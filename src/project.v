==> flow/design.v <==
`timescale 1ns / 1ps
module comparator(
    input  wire [7:0] count_A,
    input  wire [7:0] count_B,
    output wire       puf_bit
);
    assign puf_bit = (count_A > count_B) ? 1'b1 : 1'b0;
endmodule
`timescale 1ns / 1ps
module control_fsm(
    input  wire clk,
    input  wire rst,
    output reg  enable_ro,
    output reg  start_count,
    output reg  done
);
    reg [1:0] state, next_state;
    parameter IDLE = 2'b00, MEASURE = 2'b01, WAIT = 2'b10, DONE = 2'b11;
    reg [15:0] wait_counter;
    always @(posedge clk or posedge rst) begin
        if (rst) begin
            state <= IDLE;
            wait_counter <= 16'd0;
        end else begin
            state <= next_state;
            if (state == WAIT)
                wait_counter <= wait_counter + 1;
            else
                wait_counter <= 16'd0;
        end
    end
    always @(*) begin
        enable_ro = 0;
        start_count = 0;
        done = 0;
        next_state = state;
        case (state)
            IDLE: begin
                next_state = MEASURE;
            end
            MEASURE: begin
                enable_ro = 1;
                start_count = 1;
                next_state = WAIT;
            end
            WAIT: begin
                enable_ro = 1;
                start_count = 1;
                if (wait_counter > 16'd10000)
                    next_state = DONE;
            end
            DONE: begin
                done = 1;
                next_state = IDLE;
            end
        endcase
    end
endmodule
`timescale 1ns / 1ps
module freq_counter(
    input  wire clk,
    input  wire rst,
    input  wire osc_in,
    output reg [7:0] count
);
    reg osc_in_d;
    always @(posedge clk or posedge rst) begin
        if (rst) begin
            count <= 8'd0;
            osc_in_d <= 1'b0;
        end else begin
            osc_in_d <= osc_in;
            if (osc_in & ~osc_in_d)   
                count <= count + 1;
        end
    end
endmodule
`timescale 1ns / 1ps
module project (
    input wire clk,          
    input wire rst,          
    output wire puf_bit_out,  
    output wire led_on        
);
    wire start;
    wire done;
    wire [7:0] count_a;
    wire [7:0] count_b;
    wire puf_bit;
    control_fsm ctrl (
        .clk(clk),
        .rst(rst),
        .enable_ro(start),
        .start_count(start),
        .done(done)
    );
    wire ro_clk_a, ro_clk_b;
    ring_oscillator_A ro_a (
        .clk(clk),
        .osc_out(ro_clk_a)
    );
    ring_oscillator_B ro_b (
        .clk(clk),
        .osc_out(ro_clk_b)
    );
    freq_counter cnt_a (
        .clk(clk),
        .rst(rst),
        .osc_in(ro_clk_a),
        .count(count_a)
    );
    freq_counter cnt_b (
        .clk(clk),
        .rst(rst),
        .osc_in(ro_clk_b),
        .count(count_b)
    );
    comparator cmp (
        .count_A(count_a),
        .count_B(count_b),
        .puf_bit(puf_bit)
    );
    assign puf_bit_out = puf_bit;
    assign led_on = 1'b1;
endmodule
`timescale 1ns / 1ps
module ring_oscillator_A(
    input wire clk,
    output wire osc_out
);
    assign osc_out = clk;
endmodule
`timescale 1ns / 1ps
module ring_oscillator_B(
    input wire clk,
    output reg osc_out
);
    reg [6:0] div;
    always @(posedge clk) begin
        div <= div + 1;
        osc_out <= div[6];   
    end
endmodule
Tool chain data of project
Tool output for the design above, in the order of the flow.
Line numbers count from 1 in the design file above.
Library cell names are shortened.
A cell with - has no value.
- top module: project
- clock input: clk
- library: sky130hd
- library corner: tt_025C_1v80

Word-level counts
Yosys after proc, flatten, opt, wreduce and memory -nomap, before mapping. Enables and synchronous resets that opt folds into registers are not counted as muxes. Memory bits, and registers merged into a memory's read port (data or address), are not among the register bits. Print and check cells are not counted. Equal cells are merged and count once.
- memory bits (writable): 0
- bits in read-only memories: 0
- clocked read ports x word width at 0
- memories kept at 0
- word-level cells at 15
- bits in latches: 0
- output and inout port bits at 2
- noted flip-flop bits (word level): 26
- noted input port bits: 2
- equal/unequal tests: 0
- shift operators at 0
- noted muxes and demuxes: 1
- noted reductions and logical operators: 0
- order comparisons: 1
- multipliers: 0
- div/mod/pow operators at 0
- bitwise gates (word level) at 4
- noted add/sub/neg operators: 3
- operator list (kind ; number):
    adder 8 x 1 -> 8 bit with constant B ; 2
    greater-than comparator 8 bit ; 1
    adder 7 x 1 -> 7 bit with constant B ; 1
    AND 1 bit ; 2
    inverter 1 bit ; 2
    two-way mux 1 bit ; 1

Longest topological paths
Yosys ltp: most cells in a row. Word level: on the elaborated netlist, between registers, memories and ports. Mapped: between sequential cells and ports; inverters and the memories' decode and read muxes count.
- depth after elaboration at 2
- ABC_AREA at 1
- depth in mapped cells: 9
- gate-level depth less buffers: 9

Synthesis result
Source: synth_stat.txt of the flow (Yosys; design flattened, memories mapped). It holds for the ABC_AREA given above (unset counts as 0); a run with the other value may have another netlist.
The area totals of this step are shown rounded.
- noted sequential part of the area: 611 sq um
- noted flip-flops: 26
- noted chip area (Yosys): 1350 sq um
- noted cells in the netlist: 162
- noted buffer cells: 1
- cells by type (type ; number ; total area (sq um)):
    dfrtp_1 ; 18 ; 450.432
    nand2_1 ; 47 ; 176.419
    dfxtp_1 ; 8 ; 160.154
    ha_1 ; 11 ; 137.632
    inv_1 ; 27 ; 101.347
    xor2_1 ; 10 ; 87.584
    nand3_1 ; 8 ; 40.038
    nor2_1 ; 9 ; 33.782
    xnor2_1 ; 2 ; 17.517
    nor3_4 ; 1 ; 16.266
    a21oi_1 ; 3 ; 15.014
    nand3b_1 ; 2 ; 15.014
    nand4_1 ; 2 ; 12.512
    nor2_2 ; 2 ; 12.512
    nor2_4 ; 1 ; 11.261
    nor3_1 ; 2 ; 10.01
    nor3_2 ; 1 ; 10.01
    a21o_1 ; 1 ; 7.507
Not listed: further types 7, cells in them 7.

Stored flow runs of project (2 of them; Yosys, OpenROAD, sky130hd). They differ in their settings and are not a sequence. Constraints: input delay and output delay 20% of the set period each, output load 0.01 pF.

Run 1

==> flow/run.sh <==
#!/bin/bash
# the make line also repeats the synthesis and layout settings of config.mk as NAME=value (left out here)
make -C /OpenROAD-flow-scripts/flow DESIGN_CONFIG=/design/flow/config.mk WORK_HOME=/design/flow/orfs CLKGATE_MAP_FILE= finish
==> flow/config.mk <==
export PLATFORM = sky130hd
export DESIGN_NAME = project
export DESIGN_NICKNAME = project
export VERILOG_FILES = /design/flow/design.v
export SDC_FILE = /design/flow/constraint.sdc
export NUM_CORES = 4
export LEC_CHECK = 0
export ABC_AREA = 1
export CAP_MARGIN = 0
export CELL_PAD_IN_SITES_GLOBAL_PLACEMENT = 3
export CORE_ASPECT_RATIO = 0.74
export CORE_MARGIN = 5
export CORE_UTILIZATION = 35
export CTS_CLUSTER_DIAMETER = 105
export GPL_ROUTABILITY_DRIVEN = 0
export MIN_ROUTING_LAYER = met2
export PLACE_DENSITY_LB_ADDON = 0.08
export SLEW_MARGIN = 35
==> flow/constraint.sdc <==
create_clock -name core_clock -period 1.08 [get_ports {clk}]
set_input_delay 0.2160 -clock core_clock [delete_from_list [all_inputs] [get_ports {clk}]]
set_output_delay 0.2160 -clock core_clock [all_outputs]
set_load 0.01 [all_outputs]

Run 1: did not finish, clock tree synthesis stopped with a tool error.

Run 2

==> flow/run.sh <==
#!/bin/bash
# the make line also repeats the synthesis and layout settings of config.mk as NAME=value (left out here)
make -C /OpenROAD-flow-scripts/flow DESIGN_CONFIG=/design/flow/config.mk WORK_HOME=/design/flow/orfs CLKGATE_MAP_FILE= finish
==> flow/config.mk <==
export PLATFORM = sky130hd
export DESIGN_NAME = project
export DESIGN_NICKNAME = project
export VERILOG_FILES = /design/flow/design.v
export SDC_FILE = /design/flow/constraint.sdc
export NUM_CORES = 4
export LEC_CHECK = 0
export ABC_AREA = 1
export CAP_MARGIN = 15
export CELL_PAD_IN_SITES_DETAIL_PLACEMENT = 1
export CORE_ASPECT_RATIO = 1.12
export CORE_MARGIN = 2
export CORE_UTILIZATION = 71
export CTS_CLUSTER_SIZE = 91
export MAX_ROUTING_LAYER = met5
export SLEW_MARGIN = 20
==> flow/constraint.sdc <==
create_clock -name core_clock -period 1.97 [get_ports {clk}]
set_input_delay 0.3940 -clock core_clock [delete_from_list [all_inputs] [get_ports {clk}]]
set_output_delay 0.3940 -clock core_clock [all_outputs]
set_load 0.01 [all_outputs]

Run 2: did not finish, placement stopped with DPL-0033.
